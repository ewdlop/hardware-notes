==> flow/design.v <==
module tcp_analyzer (
    input wire clk,
    input wire rst,
    input wire [7:0] data_in,
    input wire data_valid,
    output reg packet_complete,
    output reg [15:0] source_port,
    output reg [15:0] dest_port,
    output reg [31:0] sequence_num,
    output reg [31:0] ack_num,
    output reg [15:0] window_size,
    output reg [15:0] checksum
);
    localparam IDLE = 3'b000;
    localparam PORTS = 3'b001;
    localparam SEQ_NUM = 3'b010;
    localparam ACK_NUM = 3'b011;
    localparam HEADER_LEN = 3'b100;
    localparam WINDOW = 3'b101;
    localparam CHECK = 3'b110;
    reg [2:0] current_state, next_state;
    reg [3:0] byte_counter;
    always @(posedge clk or posedge rst) begin
        if (rst) begin
            current_state <= IDLE;
            byte_counter <= 0;
            packet_complete <= 0;
        end else begin
            current_state <= next_state;
            case (current_state)
                IDLE: begin
                    if (data_valid) begin
                        source_port[15:8] <= data_in;
                        byte_counter <= 0;
                    end
                end
                PORTS: begin
                    if (data_valid) begin
                        case (byte_counter)
                            0: source_port[7:0] <= data_in;
                            1: dest_port[15:8] <= data_in;
                            2: dest_port[7:0] <= data_in;
                        endcase
                        byte_counter <= byte_counter + 1;
                    end
                end
                SEQ_NUM: begin
                    if (data_valid) begin
                        sequence_num <= {sequence_num[23:0], data_in};
                        byte_counter <= byte_counter + 1;
                    end
                end
                ACK_NUM: begin
                    if (data_valid) begin
                        ack_num <= {ack_num[23:0], data_in};
                        byte_counter <= byte_counter + 1;
                    end
                end
                WINDOW: begin
                    if (data_valid) begin
                        window_size <= {window_size[7:0], data_in};
                        byte_counter <= byte_counter + 1;
                    end
                end
                CHECK: begin
                    if (data_valid) begin
                        checksum <= {checksum[7:0], data_in};
                        if (byte_counter == 1) packet_complete <= 1;
                        byte_counter <= byte_counter + 1;
                    end
                end
            endcase
        end
    end
    always @(*) begin
        case (current_state)
            IDLE: next_state = data_valid ? PORTS : IDLE;
            PORTS: next_state = (byte_counter == 3) ? SEQ_NUM : PORTS;
            SEQ_NUM: next_state = (byte_counter == 4) ? ACK_NUM : SEQ_NUM;
            ACK_NUM: next_state = (byte_counter == 4) ? WINDOW : ACK_NUM;
            WINDOW: next_state = (byte_counter == 2) ? CHECK : WINDOW;
            CHECK: next_state = packet_complete ? IDLE : CHECK;
            default: next_state = IDLE;
        endcase
    end
endmodule
======== Tool chain data of tcp_analyzer ========
What the tools print for tcp_analyzer, step after step.
Lines are those of the file above, counted from 1.
Operators carry their Yosys type and port widths (W data, S select, Z words).
Library cell names are shortened.
The mark n/a stands for no value.
design
  top module .............................. tcp_analyzer
  clock port .............................. clk
  library ................................. sky130hd
  timing corner ........................... tt_025C_1v80

======== Word-level counts ========
Yosys after proc, flatten, opt, wreduce and memory -nomap, before mapping. Memory bits, and registers merged into a memory's read port (data or address), are not among the register bits. Print and check cells are not counted. Equal cells are merged and count once.
word-level totals
  word-level cells ........................ 48
  register bits ........................... 136
  output and inout port bits .............. 129
  input bits .............................. 11
operators by class
  bitwise operators ....................... 1
  reduce/logical cells .................... 14
  equality and inequality tests ........... 11
  $add $sub $neg .......................... 1
  mux-type cells .......................... 10
operator list
  kind                   number
  $reduce_and A3 Y1      7
  $pmux W3 S6            1
  $reduce_and A4 Y1      3
  $eq A4 B2 Y1 const B   2
  $pmux W4 S2            1
  $mux W4                2
  $eq A3 B2 Y1 const B   2
  $eq A3 B3 Y1 const B   2
  $reduce_bool A6 Y1     1
  $mux W3                2
  $reduce_or A5 Y1       1
  $add A4 B1 Y4 const B  1
  $eq A4 B1 Y1 const B   1
  $eq A4 B3 Y1 const B   1
  $logic_not A4 Y1       1
  $mux W2                2
  $eq A3 B1 Y1 const B   1
  $logic_not A3 Y1       1
  $ne A2 B1 Y1 const B   1
  $ne A2 B2 Y1 const B   1
  $mux W1                2
  $not A1 Y1             1

======== Longest topological paths ========
Depth = most cells in a row (Yosys ltp): at word level without a register or memory, in the mapped netlist without a sequential cell, where the memories' decode and read muxes count.
logic depth
  word-level depth ........................ 4
  ABC_AREA ................................ 0
  mapped depth ............................ 5
  mapped depth without buffers ............ 5

======== After synthesis ========
Source: synth_stat.txt of the flow (Yosys; design flattened, memories mapped). It holds for the ABC_AREA given above (unset counts as 0); a run with the other value may have another netlist.
mapped netlist
  area of sequential cells ................ 4120.2 µm²
  buffers ................................. 2
  cell area after synthesis ............... 4491.8 µm²
  cell count .............................. 193
  mapped flip-flops ....................... 139
cells by type
  cell type  number  total area (µm²)
  edfxtp_1   128     3.84E+03
  dfrtp_1    10      250.24
  ha_1       4       50.048
  and2_1     5       31.28
  inv_1      8       30.029
  dfstp_2    1       26.275
  nor2b_1    4       25.024
  o31ai_4    1       21.27
  mux2i_1    2       20.019
  o2bb2ai_1  2       17.517
  mux2_4     1       15.014
  nor3_1     3       15.014
  a41o_2     1       11.261
  mux2_2     1       11.261
  nand2_1    3       11.261
  nor2_1     3       11.261
  or4_4      1       11.261
  a21oi_1    2       10.01
Not listed: further types 11, cells in them 13.

======== Timing after synthesis ========
Source: OpenSTA report_checks on the synthesized netlist (no wires, ideal clock, input and output delay 20% of the period each), path of least setup slack; recovery checks are left aside. Register names are those of the netlist, which keeps one name where synthesis merged equal registers.
timing post-synthesis
  kind .................................... input to register
  start point ............................. input port data_valid
  end point ............................... register sequence_num[0]
  path slack .............................. 0.850 ns
  external input delay .................... 0.952 ns
  setup time .............................. 0.461 ns
  path buffers ............................ 1
  delay of the path ....................... 2.957 ns
  arrival time ............................ 3.448 ns
  data required time ...................... 4.299 ns
  driving pins on the path ................ 3
  period .................................. 4.76 ns
  time at the first pin ................... 0.952 ns
  synthesis period reached ................ 3.91 ns
"delay of the path" = arrival - input delay + setup time.
"driving pins on the path": output pins that drive a net of the path, with the launching flip-flop's if there is one; two outputs of one cell count as two.
"synthesis period reached" = period - worst setup slack (recovery checks aside). The figure is calculated, with input and output delays left at 20% of the set period.
The rows between start and end are the longest chain of elaborated cells between them; the timing report does not say that the signal goes this way. Where chains are equally long, one stands for them.
A line is the first line of the expression or statement that the cell stems from. Yosys adds cells for indexed reads and writes and turns some case tables into memories.
on the way, post-synthesis
  path through ............................ clkbuf_2 > inv_1 > nor3_1
  cells in the longest elaborated chain ... 1
  elaborated cells between the ends (all ways) .. 1
  source lines of those cells ............. 0
  those cells by class .................... 1 x reduce/logical
RTL lines, path post-synthesis
  item               line  RTL
  from (decl)        5     input wire data_valid,
  $reduce_and A3 Y1  n/a
  to (assign)        49    sequence_num <= {sequence_num[23:0], data_in};
  to (decl)          9     output reg [31:0] sequence_num,

======== Timing after layout ========
From the final timing report of flow run B: the path of least setup slack in the routed layout; clock arrival at registers is part of the times.
timing after layout
  kind .................................... input to register
  start point ............................. input port data_valid
  end point ............................... register checksum[11]
  time at the first pin ................... 1.02 ns
  external input delay .................... 1.02 ns
  driving pins on the path ................ 4
  arrival time ............................ 2.77 ns
  path buffers ............................ 2
  period .................................. 5.11 ns
  path slack .............................. 2.55 ns
  data required time ...................... 5.33 ns
  setup time .............................. 0.29 ns
The rows between start and end are the longest chain of elaborated cells between them; the timing report does not say that the signal goes this way. Where chains are equally long, one stands for them.
on the way, after layout
  path through ............................ clkdlybuf4s50_1 > inv_1 > nor3_2 > buf_4
  cells in the longest elaborated chain ... 1
  elaborated cells between the ends (all ways) .. 1
  source lines of those cells ............. 0
  those cells by class .................... 1 x reduce/logical
RTL lines, path after layout
  item               line  RTL
  from (decl)        5     input wire data_valid,
  $reduce_and A3 Y1  n/a
  to (assign)        67    checksum <= {checksum[7:0], data_in};
  to (decl)          12    output reg [15:0] checksum

Add stored flow runs of tcp_analyzer

Measured results for tcp_analyzer: 2 stored runs of the Yosys and OpenROAD flow on sky130hd. The settings differ; the order carries no meaning. The constraints put input and output delay at 20% of the set period each and load the outputs with 0.01 pF.
"clock period reached" = clock period - worst setup slack. The figure is calculated, with input and output delays left at 20% of the set period.
"critical setup path time" is the time allowed to the run's worst setup path (the clock period less input and output delay, where it has them) less its slack. Clock arrival times count: a late capture clock shortens it, a late launch clock lengthens it.
"total power of the final layout" rests on the timing tool's default activity at the inputs, not on a simulated workload.

---- flow run A ----
settings
  period_ns = 2.79
  CORE_UTILIZATION = 71
  PLACE_DENSITY_LB_ADDON = 0.25
  CORE_MARGIN = 7
  CELL_PAD_IN_SITES_DETAIL_PLACEMENT = 2
  TNS_END_PERCENT = 55
  GPL_TIMING_DRIVEN = 0
  CTS_CLUSTER_SIZE = 97
  SLEW_MARGIN = 35
  MAX_ROUTING_LAYER = met4
  CAP_MARGIN = 20
results
  unfinished; error DPL-0038 in placement

---- flow run B ----
settings
  period_ns = 5.11
  CAP_MARGIN = 20
  CORE_MARGIN = 2
  CORE_UTILIZATION = 40
  SLEW_MARGIN = 20
results
  critical setup path time ................ 1.54 ns
  class of the worst setup path ........... input to register
  area inside the die boundary ............ 12093.4 µm²
  Yosys chip area after synthesis ......... 4491.8 µm²
  setup slack of the critical path ........ 2.552 ns
  lowest hold slack ....................... 0.446 ns
  clock period reached .................... 2.558 ns
  post-layout utilization ................. 0.61
  standard-cell area after routing ........ 6641.4 µm²
  total power of the final layout ......... 2820 µW
