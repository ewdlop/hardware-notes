==> flow/design.v <==
module ip_analyzer (
    input wire clk,
    input wire rst,
    input wire [7:0] data_in,
    input wire data_valid,
    output reg packet_complete,
    output reg [3:0] version,
    output reg [3:0] ihl,
    output reg [7:0] tos,
    output reg [15:0] total_length,
    output reg [15:0] identification,
    output reg [2:0] flags,
    output reg [12:0] fragment_offset,
    output reg [7:0] ttl,
    output reg [7:0] protocol,
    output reg [15:0] header_checksum,
    output reg [31:0] source_ip,
    output reg [31:0] dest_ip
);
    localparam IDLE = 4'b0000;
    localparam VER_IHL = 4'b0001;
    localparam TOS = 4'b0010;
    localparam LENGTH = 4'b0011;
    localparam ID = 4'b0100;
    localparam FLAGS_FRAG = 4'b0101;
    localparam TTL_PROTO = 4'b0110;
    localparam CHECKSUM = 4'b0111;
    localparam SRC_IP = 4'b1000;
    localparam DST_IP = 4'b1001;
    reg [3:0] current_state, next_state;
    reg [3:0] byte_counter;
    always @(posedge clk or posedge rst) begin
        if (rst) begin
            current_state <= IDLE;
            byte_counter <= 0;
            packet_complete <= 0;
        end else begin
            current_state <= next_state;
            case (current_state)
                IDLE: begin
                    if (data_valid) begin
                        version <= data_in[7:4];
                        ihl <= data_in[3:0];
                        byte_counter <= 0;
                    end
                end
                TOS: begin
                    if (data_valid) begin
                        tos <= data_in;
                    end
                end
                LENGTH: begin
                    if (data_valid) begin
                        total_length <= {total_length[7:0], data_in};
                        byte_counter <= byte_counter + 1;
                    end
                end
                ID: begin
                    if (data_valid) begin
                        identification <= {identification[7:0], data_in};
                        byte_counter <= byte_counter + 1;
                    end
                end
                FLAGS_FRAG: begin
                    if (data_valid) begin
                        if (byte_counter == 0) begin
                            flags <= data_in[7:5];
                            fragment_offset[12:8] <= data_in[4:0];
                        end else begin
                            fragment_offset[7:0] <= data_in;
                        end
                        byte_counter <= byte_counter + 1;
                    end
                end
                TTL_PROTO: begin
                    if (data_valid) begin
                        if (byte_counter == 0) ttl <= data_in;
                        else protocol <= data_in;
                        byte_counter <= byte_counter + 1;
                    end
                end
                CHECKSUM: begin
                    if (data_valid) begin
                        header_checksum <= {header_checksum[7:0], data_in};
                        byte_counter <= byte_counter + 1;
                    end
                end
                SRC_IP: begin
                    if (data_valid) begin
                        source_ip <= {source_ip[23:0], data_in};
                        byte_counter <= byte_counter + 1;
                    end
                end
                DST_IP: begin
                    if (data_valid) begin
                        dest_ip <= {dest_ip[23:0], data_in};
                        byte_counter <= byte_counter + 1;
                        if (byte_counter == 3) packet_complete <= 1;
                    end
                end
            endcase
        end
    end
    always @(*) begin
        case (current_state)
            IDLE: next_state = data_valid ? TOS : IDLE;
            TOS: next_state = data_valid ? LENGTH : TOS;
            LENGTH: next_state = (byte_counter == 2) ? ID : LENGTH;
            ID: next_state = (byte_counter == 2) ? FLAGS_FRAG : ID;
            FLAGS_FRAG: next_state = (byte_counter == 2) ? TTL_PROTO : FLAGS_FRAG;
            TTL_PROTO: next_state = (byte_counter == 2) ? CHECKSUM : TTL_PROTO;
            CHECKSUM: next_state = (byte_counter == 2) ? SRC_IP : CHECKSUM;
            SRC_IP: next_state = (byte_counter == 4) ? DST_IP : SRC_IP;
            DST_IP: next_state = packet_complete ? IDLE : DST_IP;
            default: next_state = IDLE;
        endcase
    end
endmodule
Reports on ip_analyzer
The steps from the RTL of ip_analyzer to its reports follow in flow order.
Line numbers count from 1 in the design file above.
Operators: Yosys type, input widths -> output width; for muxes data width and select width s.
Library cell names are shortened.
Not given: -

design
  design top = ip_analyzer
  clock = clk
  standard-cell library = sky130hd
  library corner = tt_025C_1v80

Elaborated design
Yosys after proc, flatten, opt, wreduce and memory -nomap, before mapping. Memory bits, and registers merged into a memory's read port (data or address), are not among the register bits. Print and check cells are not counted.

storage and ports
  output and inout port bits = 161
  flip-flop bits (word level) = 169
  bits of input ports = 11

operators by class
  bitwise logic cells = 2
  mux-type cells = 13
  equal/unequal tests = 13
  add/sub/neg operators = 1
  reductions and logical operators = 17

operator list
  kind                 count
  $pmux 4 s9           1
  $reduce_and 3->1     9
  $eq 4x3->1 const B   5
  $eq 4x2->1 const B   4
  $reduce_and 4->1     4
  $mux 4               4
  $eq 4x4->1 const B   2
  $logic_not 4->1      2
  $reduce_bool 8->1    1
  $pmux 4 s2           1
  $reduce_or 7->1      1
  $add 4x1->4 const B  1
  $mux 2               2
  $mux 1               4
  $mux 3               1
  $not 1->1            2
  $ne 2x1->1 const B   1
  $ne 2x2->1 const B   1

Logic depth
Yosys ltp: most cells in a row. Word level: on the elaborated netlist, between registers, memories and ports. Mapped: between sequential cells and ports; inverters and the memories' decode and read muxes count.

depth
  word-level depth = 4
  ABC_AREA = 0
  mapped depth = 5
  mapped depth without buffers = 5

After synthesis
Yosys stat after the flow's synthesis: flattened, memories mapped to cells. It holds for the ABC_AREA given above (unset counts as 0); a run with the other value may have another netlist.

cell types
  cell type  count  total area (um^2)
  edfxtp_1   160    4.8E+03
  dfrtp_1    13     325.312
  mux2_2     6      67.565
  and2_1     7      43.792
  ha_1       3      37.536
  a22o_1     4      35.034
  nand2_1    8      30.029
  dfstp_2    1      26.275
  inv_1      6      22.522
  mux2i_1    2      20.019
  or4_1      2      15.014
  nand2b_1   2      12.512
  nor2_1     3      11.261
  o41a_1     1      11.261
  or4_4      1      11.261
  a21oi_1    2      10.01
  a41o_1     1      10.01
  o21ai_0    2      10.01

Not listed: further types 6, cells in them 6.

synthesis totals
  flip-flops = 174
  mapped cells = 230
  mapped area = 5536.6 um^2
  buffer cells = 1

Timing after synthesis
OpenSTA on the mapped netlist: ideal clock, no wires. The path of least setup slack (recovery checks aside). Input and output delay are each 20% of the period. Register names are those of the netlist, which keeps one name where synthesis merged equal registers.

path after synthesis
  kind = input port to flip-flop
  start point = in data_valid
  end point = reg dest_ip[0]
  required time = 3.098 ns
  setup slack = 0.981 ns
  data arrival time = 2.117 ns
  period = 3.49 ns
  path buffers = 1
  stages on the path = 3
  path delay = 1.811 ns
  synthesis period reached = 2.509 ns

"path delay" is the arrival time less input delay plus setup time.
"stages on the path": output pins that drive a net of the path, with the launching flip-flop's if there is one; two outputs of one cell count as two.
"synthesis period reached" = period - worst setup slack (recovery checks aside). The figure is calculated, with input and output delays left at 20% of the set period.
The rows between start and end are the longest chain of elaborated cells between them; the timing report does not say that the signal goes this way. Where chains are equally long, one stands for them.
A line is the first line of the expression or statement that the cell stems from. Yosys adds cells for indexed reads and writes and turns some case tables into memories.

between the ends, after synthesis
  cell sequence = clkbuf_1 -> nor2b_1 -> and2_1
  length of the longest elaborated chain = 1
  elaborated cells between the ends (all ways) = 1
  source lines of those cells = 0
  classes of those cells = reduce/logical: 1

RTL lines, path after synthesis
  item              RTL line  RTL
  from (decl)       5         input wire data_valid,
  $reduce_and 3->1  -
  to (assign)       96        dest_ip <= {dest_ip[23:0], data_in};
  to (decl)         18        output reg [31:0] dest_ip

Timing after layout
Path of least setup slack in the final report of run A (OpenROAD, finished layout, wires in). Where an end is a register, its clock arrival counts in the times.

path post-layout
  kind = flip-flop to output port
  start point = reg packet_complete
  end point = out packet_complete
  required time = 1.95 ns
  setup slack = 0.57 ns
  path buffers = 1
  period = 2.44 ns
  stages on the path = 2
  data arrival time = 1.38 ns

between the ends, post-layout
  cell sequence = dfrtp_1 -> clkdlybuf4s50_1
  length of the longest elaborated chain = 0
  elaborated cells between the ends (all ways) = 0
  source lines of those cells = 0

RTL lines, path post-layout
  item           RTL line  RTL
  from (decl)    6         output reg packet_complete,
  from (assign)  36        packet_complete <= 0;
  from (assign)  98        if (byte_counter == 3) packet_complete <= 1;
  to (decl)      6

Lab notebook: ip_analyzer

Measured results for ip_analyzer: 2 stored runs of the Yosys and OpenROAD flow on sky130hd. The settings differ; the order carries no meaning. The constraints put input and output delay at 20% of the set period each and load the outputs with 0.01 pF.
"clock period achieved" = clock period - worst setup slack. The figure is calculated, with input and output delays left at 20% of the set period.
"worst path time" = time allowed to the worst setup path (clock period - input delay - output delay, where it has them) - its slack; a late launch clock adds to it, a late capture clock takes from it.
"total design power" rests on the timing tool's default activity at the inputs, not on a simulated workload.
A setting shown as - is not set for that run.

setting or result                          run A                     run B
period_ns                                  2.44                      4.13
CORE_UTILIZATION                           48                        47
CAP_MARGIN                                 20                        20
CORE_MARGIN                                2                         2
SLEW_MARGIN                                20                        20
SETUP_SLACK_MARGIN                         -                         0.87
PLACE_DENSITY_LB_ADDON                     -                         0.03
worst path time (ns)                       1.38                      2.08
worst setup path type                      flip-flop to output port  input port to flip-flop
total design power (mW)                    7.160                     4.245
total negative slack on setup checks (ns)  0.000                     0.000
worst setup slack after layout (ns)        0.568                     1.228
die area (um^2)                            12410.0                   12664.1
standard-cell area after routing (um^2)    8102.8                    8018.9
utilization after routing (%)              71.6                      69.9
clock period achieved (ns)                 1.872                     2.902
worst hold slack (ns)                      0.445                     0.445
area of the synthesized netlist (um^2)     5536.6                    5536.6
